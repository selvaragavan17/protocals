==> flow/design.v <==
module transmitter (
    input clk,
    input reset,
    input [7:0] data_in,
    input intx,
    output reg [10:0] out_tx
);
reg [3:0] count;
reg [1:0] parity_sel = 2'b01; 
reg parity;
reg [2:0] next_state, state;
reg [7:0] data_reg;
parameter idle = 3'd0;
parameter tx_start = 3'd1;
parameter tx_data = 3'd2;
parameter tx_parity = 3'd3;
parameter tx_stop = 3'd4;
always @(posedge clk or posedge reset) begin
    if (reset) begin
        state <= idle;
        out_tx <= 11'b11111111111;
        count <= 0;
        data_reg <= 0;
    end else if (intx) begin
        state <= next_state;
        case (state)
            idle: begin
                out_tx <= {10'b1111111111, 1'b0};
                data_reg <= data_in;
                count <= 0;
            end
            tx_start: begin
                out_tx <= {out_tx[9:0], data_reg[0]};
                data_reg <= data_reg >> 1;
                count <= count + 1;
            end
            tx_parity: begin
                case (parity_sel)
                    2'b00: parity = 1'b0;
                    2'b10: parity = ~(^data_in);
                    2'b01: parity = ^data_in;
                    default: parity = 1'b0;
                endcase
                out_tx <= {out_tx[9:0], parity};
            end
            tx_stop: begin
                out_tx <= {out_tx[9:0], 1'b1};
            end
        endcase
    end
end
always @(*) begin
    case (state)
        idle:      next_state = tx_start;
        tx_start:  next_state = (count == 8) ? tx_parity : tx_start;
        tx_parity: next_state = tx_stop;
        tx_stop:   next_state = idle;
        default:   next_state = idle;
    endcase
end
endmodule
# == Step by step through the tools: transmitter ==
# Tool output for the design above, in the order of the flow.
# Line numbers count from 1 in the design file above.
# Operators carry their Yosys type and port widths (W data, S select, Z words).
# Not given: -
# design
design,transmitter
clock_port,clk
lib,sky130hd
pvt_corner,tt_025C_1v80

# == Word level ==
# Yosys after proc, flatten, opt, wreduce and memory -nomap, before mapping. Memory bits, and registers merged into a memory's read port (data or address), are not among the register bits. Print and check cells are not counted. Equal cells are merged and count once.
# word_totals
ff_bits,26
output_inout_bits,11
word_cells,20
# op_classes
add_sub_neg,1
eq_ne,4
muxes,5
reduce_logical,6
# op_table
operator,n
$pmux W11 S4,1
$pmux W8 S2,1
$pmux W3 S3,1
$reduce_xor A8 Y1,1
$pmux W4 S2,1
$reduce_and A2 Y1,2
$add A4 B1 Y4 const B,1
$eq A4 B4 Y1 const B,1
$reduce_bool A4 Y1,1
$eq A3 B1 Y1 const B,1
$eq A3 B2 Y1 const B,1
$eq A3 B3 Y1 const B,1
$logic_not A3 Y1,1
$reduce_bool A2 Y1,1
$mux W2,1

# == Logic depth ==
# Yosys ltp: most cells in a row. Word level: on the elaborated netlist, between registers, memories and ports. Mapped: between sequential cells and ports; inverters and the memories' decode and read muxes count.
# depth
depth_word,3
ABC_AREA,0
ltp_mapped,6
mapped_depth_nobuf,4

# == Netlist ==
# Source: synth_stat.txt of the flow (Yosys; design flattened, memories mapped). It holds for the ABC_AREA given above (unset counts as 0); a run with the other value may have another netlist.
# synth_totals
mapped_cells,101
synth_area_um2,1260.0
sequential_area_um2,690.7
ff_cells,27
# by_type
type,n,area_total_um2
sky130_fd_sc_hd__dfrtp_1,15,375.36
sky130_fd_sc_hd__dfstp_2,12,315.302
sky130_fd_sc_hd__a22o_1,17,148.893
sky130_fd_sc_hd__o22a_1,10,87.584
sky130_fd_sc_hd__xnor2_1,5,43.792
sky130_fd_sc_hd__nand2_1,7,26.275
sky130_fd_sc_hd__ha_1,2,25.024
sky130_fd_sc_hd__o21ai_0,5,25.024
sky130_fd_sc_hd__buf_6,2,22.522
sky130_fd_sc_hd__mux2_2,2,22.522
sky130_fd_sc_hd__o31ai_4,1,21.27
sky130_fd_sc_hd__a32o_1,2,20.019
sky130_fd_sc_hd__buf_2,4,20.019
sky130_fd_sc_hd__inv_1,5,18.768
sky130_fd_sc_hd__xor2_1,2,17.517
sky130_fd_sc_hd__nor2b_1,2,12.512
sky130_fd_sc_hd__o41a_1,1,11.261
sky130_fd_sc_hd__nand3_1,2,10.01
# Other cell types: 5; their cells: 5.

# == Path before layout ==
# Source: OpenSTA report_checks on the synthesized netlist (no wires, ideal clock, input and output delay 20% of the period each), path of least setup slack; recovery checks are left aside. Register names are those of the netlist, which keeps one name where synthesis merged equal registers.
# synth_timing
path_kind,register -> register
from,register (no name shown)
to,register out_tx[10]
tclk_ns,1.4
launch_ns,0.000
arrival_time_ns,1.150
required_ns,1.320
setup_slack_ns,0.170
path_delay_ns,1.230
path_stages,4
n_path_buf,1
period_less_setup_slack_ns,1.23
# "path_delay_ns" = arrival - input delay + setup time.
# "path_stages" counts driving pins, that of a launching flip-flop among them; a cell with two outputs on the path counts twice.
# "period_less_setup_slack_ns" is the clock period less the worst setup slack; recovery checks do not enter. This is arithmetic on one report: input and output delays are still those of the set period (20% each).
# A register here has more assigning lines than the two given.
# synth_between
cell_sequence,sky130_fd_sc_hd__dfrtp_1 sky130_fd_sc_hd__o41a_1 sky130_fd_sc_hd__buf_6 sky130_fd_sc_hd__o22a_1
# synth_rtl
element,line_no,source
"end, assigned",28,"out_tx <= {10'b1111111111, 1'b0};"
"end, assigned",33,"out_tx <= {out_tx[9:0], data_reg[0]};"
"end, declared",6,output reg [10:0] out_tx
# Chain of elaborated cells between the ends: none given.

# == Timing after layout ==
# Path of least setup slack in the final report of flow run 1 (OpenROAD, finished layout, wires in). Where an end is a register, its clock arrival counts in the times.
# layout_timing
path_kind,register -> register
from,register state
to,register out_tx[9]
tclk_ns,1.16
launch_ns,0.31
arrival_time_ns,1.55
required_ns,1.42
setup_slack_ns,-0.13
path_stages,4
n_path_buf,1
# An end named without its bit number is one bit of that signal or, where synthesis recoded a state register, one of its new flip-flops.
# A register here has more assigning lines than the two given.
# layout_between
cell_sequence,sky130_fd_sc_hd__dfrtp_2 sky130_fd_sc_hd__o41a_1 sky130_fd_sc_hd__buf_6 sky130_fd_sc_hd__o22a_1
# layout_rtl
element,line_no,source
"start, declared",11,"reg [2:0] next_state, state;"
"start, assigned",20,state <= idle;
"start, assigned",25,state <= next_state;
"end, assigned",28,"out_tx <= {10'b1111111111, 1'b0};"
"end, assigned",33,"out_tx <= {out_tx[9:0], data_reg[0]};"
"end, declared",6,output reg [10:0] out_tx
# Chain of elaborated cells between the ends: none given.

# Design transmitter on sky130hd. What follows are 2 stored runs of the flow, each under its own settings; their order means nothing. The constraints put input and output delay at 20% of the set period each and load the outputs with 0.01 pF.
# "period_less_ws_ns": clock period set for the run, less the worst setup slack. It is reckoned from that one timing run; input and output delays stay at 20% of the period that was set.
# "timing.worst_path_ns" = time allowed to the worst setup path (clock period - input delay - output delay, where it has them) - its slack; a late launch clock adds to it, a late capture clock takes from it.
# By "total_power_mw" is meant OpenSTA's value without simulated activity: inputs other than the clock are taken to toggle once in ten clock periods, and the tool carries that through the logic.
# Settings: -- = not set for that run.
item,flow run 1,flow run 2
period_ns,1.16,0.953
CORE_UTILIZATION,43,40
SETUP_SLACK_MARGIN,0.12,--
CORE_MARGIN,2,2
CELL_PAD_IN_SITES_GLOBAL_PLACEMENT,1,--
ABC_AREA,0,--
CTS_CLUSTER_SIZE,61,--
CTS_CLUSTER_DIAMETER,156,--
CAP_MARGIN,5,20
SLEW_MARGIN,35,20
timing.worst_path_ns,1.29,1.27
timing.worst_path_kind,register -> register,register -> register
setup_worst_slack_ns,-0.132,-0.315
dieArea_um2,3379.1,3615.0
period_less_ws_ns,1.292,1.268
total_power_mw,4.317,4.995
fin_util_pct,66.9,59.8
layout_stdcell_area_um2,1861.8,1809.2
fin_tns_ns,-2.726,-8.379
synth_chip_area_um2,1260.0,1260.0
