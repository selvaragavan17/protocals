==> flow/design.v <==
module baudRateGenerator#(parameter CLOCK_RATE = 25000000,
                          parameter  BAUD_RATE = 115200,
                          parameter RX_OVERSAMPLE = 16)(
     input            clk,
     input            reset_n,
     output reg       o_Rx_ClkTick,
     output reg       o_Tx_ClkTick
);
  parameter TX_CNT = CLOCK_RATE/(2*BAUD_RATE);
  parameter RX_CNT = CLOCK_RATE/(2*BAUD_RATE*RX_OVERSAMPLE);
  parameter TX_CNT_WIDTH = $clog2(TX_CNT);
  parameter RX_CNT_WIDTH = $clog2(RX_CNT);
  reg[TX_CNT_WIDTH - 1:0] r_Tx_Counter;
  reg[RX_CNT_WIDTH - 1:0] r_Rx_Counter;
  always @(posedge clk or negedge reset_n)
    begin
      if(~reset_n)
        begin
          o_Rx_ClkTick <= 1'b0;
          r_Rx_Counter <= 0;
        end
      else if(r_Rx_Counter == RX_CNT - 1) begin
          o_Rx_ClkTick <= ~o_Rx_ClkTick;
          r_Rx_Counter <= 0;
         end
        else begin
          r_Rx_Counter <= r_Rx_Counter + 1;
        end
    end
  always @(posedge clk or negedge reset_n)
    begin
      if(~reset_n)
        begin
          o_Tx_ClkTick <= 1'b0;
          r_Tx_Counter <= 0;
        end
      else if(r_Tx_Counter == TX_CNT - 1) begin
          o_Tx_ClkTick <= ~o_Tx_ClkTick;
          r_Tx_Counter <= 0;
         end
        else begin
          r_Tx_Counter <= r_Tx_Counter + 1;
        end
    end
endmodule
Step by step through the tools: baudRateGenerator
Tool output for the design above, in the order of the flow.
Lines are those of the file above, counted from 1.
Operators carry their Yosys type and port widths (W data, S select, Z words).
Library cell names are shortened.
{ "design": {"top": "baudRateGenerator", "clock": "clk", "library": "sky130hd", "lib_corner": "tt_025C_1v80"} }

Word-level counts
Source: Yosys, flattened and elaborated, memories not mapped. Widths are those after wreduce; folded enables and synchronous resets count as part of the registers. Registers that Yosys merges into a memory's read port (data or address) are not register bits. Print and check cells do not count. Equal cells are merged and count once.
{ "bits": {"ff_bits": 12, "latchBits": 0, "ramBits": 0, "mem_bits_ro": 0, "clocked_rd_ports_x_width": 0, "mem_count": 0, "inputBits": 2, "out_inout_bits": 2, "word_cells": 12} }
{ "classes": {"n_addsub": 2, "multipliers": 0, "div_mod_pow": 0, "cmp": 0, "equal": 2, "n_shift": 0, "muxes": 2, "n_logic": 2, "reduce_and_logical": 0} }
{ "op_table": {"columns": ["operator", "n"], "rows": [
  ["$add A7 B1 Y7 const B", 1],
  ["$eq A7 B7 Y1 const B", 1],
  ["$mux W7", 1],
  ["$add A3 B1 Y3 const B", 1],
  ["$eq A3 B3 Y1 const B", 1],
  ["$mux W3", 1],
  ["$not A1 Y1", 2]
]} }

Logic depth
Longest topological path by Yosys (ltp), each cell counted once; first at word level (registers and memories cut), then after technology mapping (sequential cells cut; the memories' decode and read muxes count).
{ "depth": {"ltp_word": 2, "abc_area": 0, "depth_mapped": 4, "depth_no_buf": 4} }

After synthesis
Source: synth_stat.txt of the flow (Yosys; design flattened, memories mapped). It holds for the ABC_AREA given above (unset counts as 0); a run with the other value may have another netlist.
{ "synth_totals": {"mapped_cells": 43, "synth_area_um2": 508.0, "seqArea_um2": 300.3, "flip_flops": 12, "buffers": 0} }
{ "by_type": {"columns": ["type", "n", "type_area_um2"], "rows": [
  ["dfrtp_1", 12, 300.288],
  ["xor2_1", 3, 26.275],
  ["nor4_4", 1, 21.27],
  ["nand3_1", 4, 20.019],
  ["xnor2_1", 2, 17.517],
  ["o21ai_0", 3, 15.014],
  ["ha_1", 1, 12.512],
  ["inv_1", 3, 11.261],
  ["nor2_1", 3, 11.261],
  ["nand3_2", 1, 10.01],
  ["nor3_1", 2, 10.01],
  ["and2b_2", 1, 8.758],
  ["a21o_1", 1, 7.507],
  ["nand3b_1", 1, 7.507],
  ["o211ai_1", 1, 7.507],
  ["nor2b_1", 1, 6.256],
  ["or3_1", 1, 6.256],
  ["a21oi_1", 1, 5.005],
  ["nand2_1", 1, 3.754]
]} }

Worst setup path after synthesis
Source: OpenSTA report_checks on the synthesized netlist (no wires, ideal clock, input and output delay 20% of the period each), path of least setup slack; recovery checks are left aside. Register names are those of the netlist, which keeps one name where synthesis merged equal registers.
{ "synth_path": {"path_kind": "reg-to-reg", "startpoint": "register r_Tx_Counter[0]", "endpoint": "register o_Tx_ClkTick", "tclk_ns": 2.56, "setup_time_ns": 0.141, "launch_ns": 0.000, "arrival_time_ns": 1.071, "slack_ns": 1.348, "path_delay_ns": 1.212, "driving_pins": 5, "path_buffers": 0, "synth_period_reached_ns": 1.212} }
"path_delay_ns" = arrival - input delay + setup time.
"driving_pins": output pins that drive a net of the path, with the launching flip-flop's if there is one; two outputs of one cell count as two.
"synth_period_reached_ns" = period - worst setup slack (recovery checks aside). The figure is calculated, with input and output delays left at 20% of the set period.
Between the ends stands the longest chain of elaborated cells between them, by number of cells; it is not shown to be the way that was timed. Of several equally long chains one is given.
A line is the first line of the expression or statement that the cell stems from. Yosys adds cells for indexed reads and writes and turns some case tables into memories.
A register here has more assigning lines than the two given.
{ "synth_via": {"path_cell_list": "dfrtp_1 > ha_1 > nand3_1 > nor4_4 > xor2_1", "elab_chain_len": 1, "cells_between": 1, "lines_between": 1, "classes_between": "eq/ne (1)"} }
{ "synth_lines": {"columns": ["item", "line", "source"], "rows": [
  ["start, declared", 13, "reg[TX_CNT_WIDTH - 1:0] r_Tx_Counter;"],
  ["start, assigned", 35, "r_Tx_Counter <= 0;"],
  ["start, assigned", 42, "r_Tx_Counter <= r_Tx_Counter + 1;"],
  ["$eq A7 B7 Y1", 37, "else if(r_Tx_Counter == TX_CNT - 1) begin"],
  ["end, assigned", 34, "o_Tx_ClkTick <= 1'b0;"],
  ["end, assigned", 38, "o_Tx_ClkTick <= ~o_Tx_ClkTick;"],
  ["end, declared", 7, "output reg       o_Tx_ClkTick"]
]} }

Timing after layout
From the final timing report of record 1: the path of least setup slack in the routed layout; clock arrival at registers is part of the times.
{ "layout_path": {"path_kind": "reg-to-output", "startpoint": "register o_Rx_ClkTick", "endpoint": "output o_Rx_ClkTick", "tclk_ns": 1.52, "launch_ns": 0.27, "arrival_time_ns": 1.17, "slack_ns": 0.05, "driving_pins": 2, "path_buffers": 1} }
{ "layout_via": {"path_cell_list": "dfrtp_1 > clkdlybuf4s50_1", "elab_chain_len": 0, "cells_between": 0, "lines_between": 0} }
{ "layout_lines": {"columns": ["item", "line", "source"], "rows": [
  ["start, declared", 6, "output reg       o_Rx_ClkTick,"],
  ["start, assigned", 19, "o_Rx_ClkTick <= 1'b0;"],
  ["start, assigned", 23, "o_Rx_ClkTick <= ~o_Rx_ClkTick;"],
  ["end, declared", 6, null]
]} }

==> results <==
Module baudRateGenerator, platform sky130hd: 2 stored runs of the flow (Yosys, OpenROAD) with differing settings, in no particular order. Input and output delays are each 20% of the period that was set; the output load is 0.01 pF.
"timing.achieved_period_ns" = clock period - worst setup slack. The figure is calculated, with input and output delays left at 20% of the set period.
By "worst_path_allowed_less_slack_ns" is meant the share of the clock period that the worst setup path is allowed (20% is reserved at inputs, 20% at outputs), minus its slack. Clock arrival times at its registers enter into it.

Record 1
==> flow/run.sh <==
#!/bin/bash
# the make line also repeats the synthesis and layout settings of config.mk as NAME=value (left out here)
make -C /OpenROAD-flow-scripts/flow DESIGN_CONFIG=/design/flow/config.mk WORK_HOME=/design/flow/orfs CLKGATE_MAP_FILE= finish
==> flow/config.mk <==
export PLATFORM = sky130hd
export DESIGN_NAME = baudRateGenerator
export DESIGN_NICKNAME = baudRateGenerator
export VERILOG_FILES = /design/flow/design.v
export SDC_FILE = /design/flow/constraint.sdc
export NUM_CORES = 4
export LEC_CHECK = 0
export CAP_MARGIN = 20
export CORE_MARGIN = 2
export CORE_UTILIZATION = 40
export SLEW_MARGIN = 20
==> flow/constraint.sdc <==
create_clock -name core_clock -period 1.52 [get_ports {clk}]
set_input_delay 0.3040 -clock core_clock [delete_from_list [all_inputs] [get_ports {clk}]]
set_output_delay 0.3040 -clock core_clock [all_outputs]
set_load 0.01 [all_outputs]

==> results of record 1, as JSON <==
{
  "tns_ns": 0.000,
  "layout_stdcell_area_um2": 594.3,
  "synthArea_um2": 508.0,
  "timing.setup.ws_ns": 0.050,
  "final_die_area_um2": 1570.9,
  "timing.achieved_period_ns": 1.470,
  "worst_path_allowed_less_slack_ns": 1.17,
  "path_kind": "reg-to-output"
}

Record 2
==> flow/run.sh <==
#!/bin/bash
# the make line also repeats the synthesis and layout settings of config.mk as NAME=value (left out here)
make -C /OpenROAD-flow-scripts/flow DESIGN_CONFIG=/design/flow/config.mk WORK_HOME=/design/flow/orfs CLKGATE_MAP_FILE= finish
==> flow/config.mk <==
export PLATFORM = sky130hd
export DESIGN_NAME = baudRateGenerator
export DESIGN_NICKNAME = baudRateGenerator
export VERILOG_FILES = /design/flow/design.v
export SDC_FILE = /design/flow/constraint.sdc
export NUM_CORES = 4
export LEC_CHECK = 0
export CAP_MARGIN = 15
export CELL_PAD_IN_SITES_DETAIL_PLACEMENT = 2
export CELL_PAD_IN_SITES_GLOBAL_PLACEMENT = 0
export CORE_MARGIN = 2
export CORE_UTILIZATION = 29
export GPL_ROUTABILITY_DRIVEN = 1
export SETUP_SLACK_MARGIN = -0.06
export SLEW_MARGIN = 20
==> flow/constraint.sdc <==
create_clock -name core_clock -period 1.01 [get_ports {clk}]
set_input_delay 0.2020 -clock core_clock [delete_from_list [all_inputs] [get_ports {clk}]]
set_output_delay 0.2020 -clock core_clock [all_outputs]
set_load 0.01 [all_outputs]

==> results of record 2, as JSON <==
{
  "tns_ns": -0.919,
  "layout_stdcell_area_um2": 709.4,
  "synthArea_um2": 508.0,
  "timing.setup.ws_ns": -0.169,
  "final_die_area_um2": 2102.7,
  "timing.achieved_period_ns": 1.179,
  "worst_path_allowed_less_slack_ns": 1.18,
  "path_kind": "reg-to-reg"
}
