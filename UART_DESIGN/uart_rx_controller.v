==> flow/design.v <==
module uart_rx_controller #(parameter RX_OVERSAMPLE = 0)(
  input             clk,
  input             reset_n,
  input             i_Rx_Data,
  output            o_Rx_Done,   
  output [7:0]      o_Rx_Byte
);
  localparam UART_RX_IDLE = 3'b000,
             UART_RX_START = 3'b001,
             UART_RX_DATA =  3'b010,
             UART_RX_STOP = 3'b011;
  reg [7:0]        r_Rx_Data;
  reg [2:0]        r_Bit_Index;
  reg [4:0]        r_Clk_Count;
  reg              r_Rx_Done;
  reg [2:0]        r_State;
  always @(posedge clk or negedge reset_n)
    begin
      if(~reset_n)
        begin
          r_State <= UART_RX_IDLE;          
          r_Bit_Index <= 0;
          r_Clk_Count <= 0;
          r_Rx_Done <= 1'b0;
          r_Rx_Data <= 8'b00;
        end
      else
    begin
      case(r_State)
        UART_RX_IDLE: begin      
          r_Bit_Index <= 0;
          r_Clk_Count <= 0;
          r_Rx_Done <= 1'b0;
          if(i_Rx_Data == 1'b0)
            begin
              r_State <= UART_RX_START;
            end
          else begin
            r_State <= UART_RX_IDLE;
          end
        end
        UART_RX_START: begin
          if(r_Clk_Count == RX_OVERSAMPLE/2)
            begin
              if(i_Rx_Data == 1'b0)
                begin
                  r_State <= UART_RX_DATA;
                  r_Clk_Count <= 0;
                end
              else begin
                  r_State <= UART_RX_IDLE;
              end
            end
          else begin
                  r_State <= UART_RX_START;
                  r_Clk_Count <= r_Clk_Count + 1;
          end
        end
        UART_RX_DATA: begin
          if(r_Clk_Count < (RX_OVERSAMPLE))
            begin
              r_State <= UART_RX_DATA;
              r_Clk_Count <= r_Clk_Count + 1;
            end
          else begin
            r_Rx_Data[r_Bit_Index] <= i_Rx_Data;
              r_Clk_Count <= 0;
            if(r_Bit_Index < 7 )
              begin
                r_Bit_Index <= r_Bit_Index + 1;
                r_State <= UART_RX_DATA;
              end
            else begin
                r_Bit_Index <= 0;
                r_State <= UART_RX_STOP;
            end
          end
        end
          UART_RX_STOP: begin
            if(r_Clk_Count < (RX_OVERSAMPLE))
              begin
                r_State <= UART_RX_STOP;
                r_Clk_Count = r_Clk_Count + 1;
              end
            else begin
              r_State <= UART_RX_IDLE;
              r_Clk_Count <= 0;
              r_Rx_Done <= 1'b1;
            end           
          end
          default: begin
              r_State <= UART_RX_IDLE;
          end
          endcase
     end
    end
  assign o_Rx_Done = r_Rx_Done;
  assign o_Rx_Byte = r_Rx_Done ? r_Rx_Data : 8'h00;
 endmodule
==> Reports on uart_rx_controller <==
The steps from the RTL of uart_rx_controller to its reports follow in flow order.
Lines are those of the file above, counted from 1.
Operators carry their Yosys type and port widths (W data, S select, Z words).
Cell names lack the library's common part.
{ "inputs": {"design": "uart_rx_controller", "clock_port": "clk", "lib": "sky130hd", "lib_corner": "tt_025C_1v80"} }

==> After elaboration <==
Counts by Yosys on the flattened word-level netlist (proc, flatten, opt, wreduce; memories kept). Register bits leave out memories and registers merged into their read ports (data or address). Print and check cells are left out. Cells with the same type and inputs are merged into one.
{ "word_totals": {"reg_bits": 20, "inputBits": 3, "output_inout_bits": 9} }
{ "classes": {"shift": 2, "logic": 4, "muxes": 17, "addsub": 3, "eq_ne": 6, "cmp": 2, "reduce_logical": 10} }
{ "ops": {"columns": ["op", "n"], "rows": [
  ["$pmux W5 S3", 1],
  ["$mux W5", 3],
  ["$pmux W3 S4", 1],
  ["$shift A1 B4 Y8", 1],
  ["$shift A1 B4 Y8 const A", 1],
  ["$reduce_and A2 Y1", 4],
  ["$and A8 B8 Y8", 1],
  ["$or A8 B8 Y8", 1],
  ["$not A8 Y8", 1],
  ["$mux W8", 1],
  ["$eq A3 B2 Y1 const B", 2],
  ["$pmux W3 S2", 1],
  ["$mux W3", 2],
  ["$mux W2", 3],
  ["$add A5 B1 Y5 const B", 1],
  ["$lt A5 B1 Y1 const B", 1],
  ["$logic_not A5 Y1", 1],
  ["$ne A2 B2 Y1 const B", 2],
  ["$reduce_bool A2 Y1", 2],
  ["$neg A3 Y4", 1],
  ["$reduce_bool A4 Y1", 1],
  ["$mux W1", 4],
  ["$add A3 B1 Y3 const B", 1],
  ["$eq A3 B1 Y1 const B", 1],
  ["$lt A3 B3 Y1 const B", 1],
  ["$ne A3 B3 Y1 const B", 1],
  ["$logic_not A3 Y1", 1],
  ["$reduce_or A2 Y1", 1]
]} }
Not listed: further kinds 2, cells in them 2.

==> Depth <==
Yosys ltp: most cells in a row. Word level: on the elaborated netlist, between registers, memories and ports. Mapped: between sequential cells and ports; inverters and the memories' decode and read muxes count.
{ "logic_depth": {"word_depth": 5, "abc_area": 1, "mapped_depth": 9} }

==> After synthesis <==
Yosys stat after the flow's synthesis: flattened, memories mapped to cells. It holds for the ABC_AREA given above (unset counts as 0); a run with the other value may have another netlist.
The area totals of this step are shown rounded.
{ "types": {"columns": ["cell", "n", "type_area_um2"], "rows": [
  ["dfrtp_1", 20, 500.48],
  ["nand2_1", 35, 131.376],
  ["inv_1", 24, 90.086],
  ["nand3_1", 13, 65.062],
  ["ha_1", 5, 62.56],
  ["o21ai_0", 10, 50.048],
  ["nor2_1", 12, 45.043],
  ["nand3_2", 3, 30.029],
  ["dfstp_2", 1, 26.275],
  ["nor2_2", 4, 25.024],
  ["nand2_2", 3, 18.768],
  ["nand3b_1", 2, 15.014],
  ["o21ai_1", 3, 15.014],
  ["o22ai_1", 2, 12.512],
  ["nor2_4", 1, 11.261],
  ["nor3_1", 2, 10.01],
  ["a21oi_2", 1, 8.758],
  ["xnor2_1", 1, 8.758]
]} }
Other cell types: 7; their cells: 8.
{ "synth_totals": {"ff_cells": 21, "mapped_cells": 150, "mapped_area_um2": 1170, "buf_cells": 2} }

==> Worst setup path after synthesis <==
Source: OpenSTA report_checks on the synthesized netlist (no wires, ideal clock, input and output delay 20% of the period each), path of least setup slack; recovery checks are left aside. Register names are those of the netlist, which keeps one name where synthesis merged equal registers.
{ "synth_timing": {"path_kind": "register to register", "start": "register r_Bit_Index[0]", "end": "register r_Rx_Data[0]", "stages": 7, "clock_period_ps": 2800, "required_ps": 2679, "path_slack_ps": 1351, "t_first_pin_ps": 0, "n_path_buf": 0, "t_arrival_ps": 1328, "path_delay_ps": 1449, "period_less_setup_slack_ps": 1449} }
"path_delay_ps" is the arrival time less input delay plus setup time.
"stages" counts driving pins, that of a launching flip-flop among them; a cell with two outputs on the path counts twice.
"period_less_setup_slack_ps" = period - worst setup slack (recovery checks aside). The figure is calculated, with input and output delays left at 20% of the set period.
The rows between start and end are the longest chain of elaborated cells between them; the timing report does not say that the signal goes this way. Where chains are equally long, one stands for them.
Each line given opens the expression or statement behind the cell; cells for indexed reads and writes are added by Yosys, which also makes memories of some case tables.
At most two assigning lines are given for a register; there are more.
{ "synth_via": {"path_cell_list": "dfrtp_1 inv_1 ha_1 inv_1 nand3_1 nor3_1 nor2_1", "elab_chain_len": 5, "cone_cells": 6, "cone_classes": "add/sub: 1; shift: 2; logic: 3"} }
{ "synth_rtl": {"columns": ["item", "line_no", "text"], "rows": [
  ["from (decl)", 13, "reg [2:0]        r_Bit_Index;"],
  ["from (assign)", 22, "r_Bit_Index <= 0;"],
  ["from (assign)", 70, "r_Bit_Index <= r_Bit_Index + 1;"],
  ["$neg A3 Y4", 66, "r_Rx_Data[r_Bit_Index] <= i_Rx_Data;"],
  ["$shift A1 B4 Y8", 66, null],
  ["$not A8 Y8", 66, null],
  ["$and A8 B8 Y8", 66, null],
  ["$or A8 B8 Y8", 66, null],
  ["to (assign)", 25, "r_Rx_Data <= 8'b00;"],
  ["to (assign)", 66, null],
  ["to (decl)", 12, "reg [7:0]        r_Rx_Data;"]
]} }

Ticket comment

Module uart_rx_controller, platform sky130hd: 2 stored runs of the flow (Yosys, OpenROAD) with differing settings, in no particular order. Input and output delays are each 20% of the period that was set; the output load is 0.01 pF.
[
  {
    "run": "run 1",
    "settings": { "period_ns": 1.82, "CORE_UTILIZATION": 42, "CORE_ASPECT_RATIO": 1.39, "CORE_MARGIN": 3, "CELL_PAD_IN_SITES_GLOBAL_PLACEMENT": 3, "CELL_PAD_IN_SITES_DETAIL_PLACEMENT": 0, "TNS_END_PERCENT": 10, "ABC_AREA": 1, "CTS_CLUSTER_SIZE": 69, "MAX_ROUTING_LAYER": "met4", "CAP_MARGIN": 20, "SLEW_MARGIN": 20 },
    "outcome": "no results, placement failed with GPL-0301"
  },
  {
    "run": "run 2",
    "settings": { "period_ns": 1.8, "CORE_UTILIZATION": 43, "SETUP_SLACK_MARGIN": 0.19, "PLACE_DENSITY_LB_ADDON": 0.27, "CORE_ASPECT_RATIO": 0.81, "CELL_PAD_IN_SITES_GLOBAL_PLACEMENT": 3, "ABC_AREA": 1, "CTS_CLUSTER_DIAMETER": 224, "SLEW_MARGIN": 5, "CAP_MARGIN": 20, "CORE_MARGIN": 2 },
    "outcome": "no results, placement failed with FLW-0024"
  }
]
